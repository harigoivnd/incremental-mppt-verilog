==> flow/design.v <==
module inc_cond_mppt (
    input wire clk,
    input wire reset,
    input wire start,
    input wire [15:0] voltage_in,
    input wire [15:0] current_in,
    output reg [15:0] duty_cycle,
    output reg mpp_found,
    output reg [15:0] power_out
);
    parameter DUTY_STEP = 16'h0040;  
    parameter DELTA_V = 16'h0008;    
    parameter MAX_DUTY = 16'h3FFF;   
    parameter MIN_DUTY = 16'h0001;   
    reg [15:0] v_prev, i_prev, p_prev;
    reg [15:0] dv, di, conductance, inc_conductance;
    reg [31:0] power_calc;
    reg [1:0] state;
    localparam IDLE = 2'b00;
    localparam CALCULATE = 2'b01;
    localparam UPDATE = 2'b10;
    always @* begin
        power_calc = voltage_in * current_in;  
        power_out = power_calc[23:8];  
    end
    always @(posedge clk or posedge reset) begin
        if (reset) begin
            state <= IDLE;
            v_prev <= 16'h0000;
            i_prev <= 16'h0000;
            p_prev <= 16'h0000;
            duty_cycle <= 16'h2000;  
            mpp_found <= 1'b0;
        end else begin
            case (state)
                IDLE: begin
                    if (start) begin
                        v_prev <= voltage_in;
                        i_prev <= current_in;
                        p_prev <= power_out;
                        state <= CALCULATE;
                    end
                end
                CALCULATE: begin
                    dv = voltage_in - v_prev;
                    di = current_in - i_prev;
                    if (dv == 0) begin
                        if (di == 0) begin
                            mpp_found <= 1'b1;
                        end else begin
                            if (di > 0) begin
                                duty_cycle <= (duty_cycle < MAX_DUTY) ? 
                                             duty_cycle + DUTY_STEP : MAX_DUTY;
                            end else begin
                                duty_cycle <= (duty_cycle > MIN_DUTY) ? 
                                             duty_cycle - DUTY_STEP : MIN_DUTY;
                            end
                            mpp_found <= 1'b0;
                        end
                    end else begin
                        if (di == 0) begin
                            mpp_found <= 1'b1;
                        end else if ((di > 0 && dv > 0) || (di < 0 && dv < 0)) begin
                            duty_cycle <= (duty_cycle < MAX_DUTY) ? 
                                         duty_cycle + DUTY_STEP : MAX_DUTY;
                            mpp_found <= 1'b0;
                        end else begin
                            duty_cycle <= (duty_cycle > MIN_DUTY) ? 
                                         duty_cycle - DUTY_STEP : MIN_DUTY;
                            mpp_found <= 1'b0;
                        end
                    end
                    state <= UPDATE;
                end
                UPDATE: begin
                    v_prev <= voltage_in;
                    i_prev <= current_in;
                    p_prev <= power_out;
                    state <= IDLE;
                end
            endcase
        end
    end
endmodule
Tool chain data of inc_cond_mppt
Tool output for the design above, in the order of the flow.
Lines are those of the file above, counted from 1.
Library cell names are shortened.
{ "setup": {"top_module": "inc_cond_mppt", "clock": "clk", "lib": "sky130hd", "corner": "tt_025C_1v80"} }

Word level
Yosys after proc, flatten, opt, wreduce and memory -nomap, before mapping. Memory bits, and registers merged into a memory's read port (data or address), are not among the register bits. Print and check cells are not counted. Equal cells are merged and count once.
{ "classes": {"addsub": 4, "n_mul": 1, "n_cmp": 6, "eq_ne": 3, "mux": 14, "n_logic": 1, "n_reduce_logical": 11} }
{ "op_table": {"columns": ["op", "count"], "rows": [
  ["16-bit by 16-bit multiplier with 24-bit output", 1],
  ["16-bit 2-to-1 mux", 9],
  ["16-bit case mux with 2-bit select", 2],
  ["16-bit by 1-bit > comparator with 1-bit output with constant B", 3],
  ["16-bit by 1-bit < comparator with 1-bit output with constant B", 2],
  ["16-bit subtractor", 2],
  ["16-bit logical NOT", 2],
  ["16-bit by 14-bit < comparator with 1-bit output with constant B", 1],
  ["16-bit by 7-bit adder with 16-bit output with constant B", 1],
  ["16-bit by 7-bit subtractor with 16-bit output with constant B", 1],
  ["2-bit AND reduction", 3],
  ["2-bit case mux with 3-bit select", 1],
  ["3-bit nonzero test", 1],
  ["1-bit logical AND", 2],
  ["2-bit by 1-bit == test with 1-bit output with constant B", 1],
  ["2-bit == test with constant B", 1],
  ["2-bit != test with constant B", 1],
  ["2-bit logical NOT", 1],
  ["2-bit nonzero test", 1],
  ["2-bit 2-to-1 mux", 1],
  ["1-bit logical OR", 1],
  ["1-bit NOT", 1],
  ["1-bit 2-to-1 mux", 1]
]} }
{ "bits": {"reg_bits": 51, "out_inout_bits": 33, "wordCells": 45} }

Longest topological paths
Yosys ltp: most cells in a row. Word level: on the elaborated netlist, between registers, memories and ports. Mapped: between sequential cells and ports; inverters and the memories' decode and read muxes count.
{ "logic_depth": {"word_depth": 7, "ABC_AREA": 0, "mapped_depth": 23, "depth_no_buf": 22} }

After synthesis
Yosys stat after the flow's synthesis: flattened, memories mapped to cells. It holds for the ABC_AREA given above (unset counts as 0); a run with the other value may have another netlist.
Totals and module areas in this step are rounded.
{ "by_type": {"columns": ["cell", "count", "area_total_um2"], "rows": [
  ["fa_1", 167, 3.34E+03],
  ["ha_1", 83, 1.04E+03],
  ["inv_1", 235, 882.096],
  ["dfrtp_1", 34, 850.816],
  ["and2_1", 109, 681.904],
  ["nand2_1", 135, 506.736],
  ["xnor2_1", 30, 262.752],
  ["mux2_2", 17, 191.434],
  ["clkbuf_1", 34, 127.622],
  ["a21oi_1", 19, 95.091],
  ["a21o_1", 11, 82.579],
  ["nor2_1", 22, 82.579],
  ["xor2_1", 7, 61.309],
  ["o21ai_0", 12, 60.058],
  ["dfstp_2", 2, 52.55],
  ["mux2i_1", 4, 40.038],
  ["a31oi_1", 6, 37.536],
  ["nor2b_1", 6, 37.536]
]} }
Not listed: further types 41, cells in them 75.
{ "mapped": {"stdcells": 1008, "area_mm2": 0.00908, "seq_area_mm2": 0.000903, "ffs": 36, "buffers": 35} }

Timing after synthesis
Source: OpenSTA report_checks on the synthesized netlist (no wires, ideal clock, input and output delay 20% of the period each), path of least setup slack; recovery checks are left aside. Register names are those of the netlist, which keeps one name where synthesis merged equal registers.
{ "synth_path": {"path_type": "input -> output", "start": "input current_in[7]", "end": "output power_out[15]", "period_ns": 11.3, "input_delay_ns": 2.260, "t_arrival_ns": 7.517, "t_required_ns": 9.040, "slack_ns": 1.523, "delay_ns": 5.257, "path_stages": 22, "path_buffers": 1, "period_less_setup_slack_ns": 9.777} }
"delay_ns" is the arrival time less input delay plus setup time.
At an output port there is no setup time.
"path_stages" counts driving pins, that of a launching flip-flop among them; a cell with two outputs on the path counts twice.
"period_less_setup_slack_ns" = period - worst setup slack (recovery checks aside). The figure is calculated, with input and output delays left at 20% of the set period.
Between the ends stands the longest chain of elaborated cells between them, by number of cells; it is not shown to be the way that was timed. Of several equally long chains one is given.
A line is the first line of the expression or statement that the cell stems from. Yosys adds cells for indexed reads and writes and turns some case tables into memories.
{ "synth_via": {"path_cell_list": "clkbuf_1 -> nand2_1 -> fa_1 -> inv_1 -> fa_1 -> inv_1 -> fa_1 -> inv_1 -> fa_1 -> fa_1 -> inv_1 -> fa_1 -> inv_1 -> ha_1 -> o21a_1 -> o21ai_0 -> o31ai_1 -> nor2_1 -> nand3b_1 -> a211o_1 -> a31oi_1 -> xnor2_1", "elab_chain_len": 1} }
{ "synth_rtl": {"columns": ["element", "line", "source"], "rows": [
  ["from (decl)", 6, "input wire [15:0] current_in,"],
  ["16-bit by 16-bit multiplier with 24-bit output", 23, "power_calc = voltage_in * current_in;"],
  ["to (decl)", 9, "output reg [15:0] power_out"]
]} }

Path in the finished layout
From the final timing report of stored run 1: the path of least setup slack in the routed layout; clock arrival at registers is part of the times.
{ "layout_path": {"path_type": "input -> output", "start": "input voltage_in[3]", "end": "output power_out[15]", "period_ns": 14.5, "input_delay_ns": 2.90, "t_arrival_ns": 9.91, "t_required_ns": 11.60, "slack_ns": 1.69, "path_stages": 22, "path_buffers": 2} }
Between the ends stands the longest chain of elaborated cells between them, by number of cells; it is not shown to be the way that was timed. Of several equally long chains one is given.
{ "layout_via": {"path_cell_list": "clkdlybuf4s50_1 -> and2_1 -> fa_1 -> inv_1 -> fa_1 -> inv_1 -> fa_1 -> fa_1 -> fa_1 -> inv_1 -> fa_1 -> inv_1 -> ha_1 -> o21a_1 -> o21ai_0 -> nor4_1 -> nor2_1 -> nand3b_1 -> a211o_1 -> a31oi_1 -> xnor2_1 -> clkdlybuf4s50_1", "elab_chain_len": 1} }
{ "layout_rtl": {"columns": ["element", "line", "source"], "rows": [
  ["from (decl)", 5, "input wire [15:0] voltage_in,"],
  ["16-bit by 16-bit multiplier with 24-bit output", 23, "power_calc = voltage_in * current_in;"],
  ["to (decl)", 9, "output reg [15:0] power_out"]
]} }

==> results <==
Measured results for inc_cond_mppt: 2 stored runs of the Yosys and OpenROAD flow on sky130hd. The settings differ; the order carries no meaning. The constraints put input and output delay at 20% of the set period each and load the outputs with 0.01 pF.
"clock_period_reached_ns" = clock period - worst setup slack. The figure is calculated, with input and output delays left at 20% of the set period.
"worst_path_ns" is the time allowed to the run's worst setup path (the clock period less input and output delay, where it has them) less its slack. Clock arrival times count: a late capture clock shortens it, a late launch clock lengthens it.
The results are shown rounded.
[
  {
    "run": "stored run 1",
    "settings": { "period_ns": 14.5, "CORE_UTILIZATION": 72, "TNS_END_PERCENT": 75, "GPL_ROUTABILITY_DRIVEN": 0, "CTS_CLUSTER_SIZE": 10, "MIN_ROUTING_LAYER": "met2", "MAX_ROUTING_LAYER": "met4", "CAP_MARGIN": 20, "CORE_MARGIN": 2, "SLEW_MARGIN": 20 },
    "results": { "synthesis_area_mm2": 0.00908, "final_die_area_mm2": 0.0135, "stdcell_area_mm2": 0.01, "post_route_util_frac": 0.804, "timing.setup.ws_ns": 1.69, "worst_hold_slack_ns": 0.453, "clock_period_reached_ns": 12.809, "worst_path_ns": 7.01, "path_kind": "input -> output" }
  },
  {
    "run": "stored run 2",
    "settings": { "period_ns": 9.13, "CORE_UTILIZATION": 61, "CAP_MARGIN": 20, "CORE_MARGIN": 2, "SLEW_MARGIN": 20 },
    "results": { "synthesis_area_mm2": 0.00908, "final_die_area_mm2": 0.0159, "stdcell_area_mm2": 0.0116, "post_route_util_frac": 0.796, "timing.setup.ws_ns": 0.020, "worst_hold_slack_ns": 0.476, "clock_period_reached_ns": 9.110, "worst_path_ns": 5.46, "path_kind": "input -> output" }
  }
]
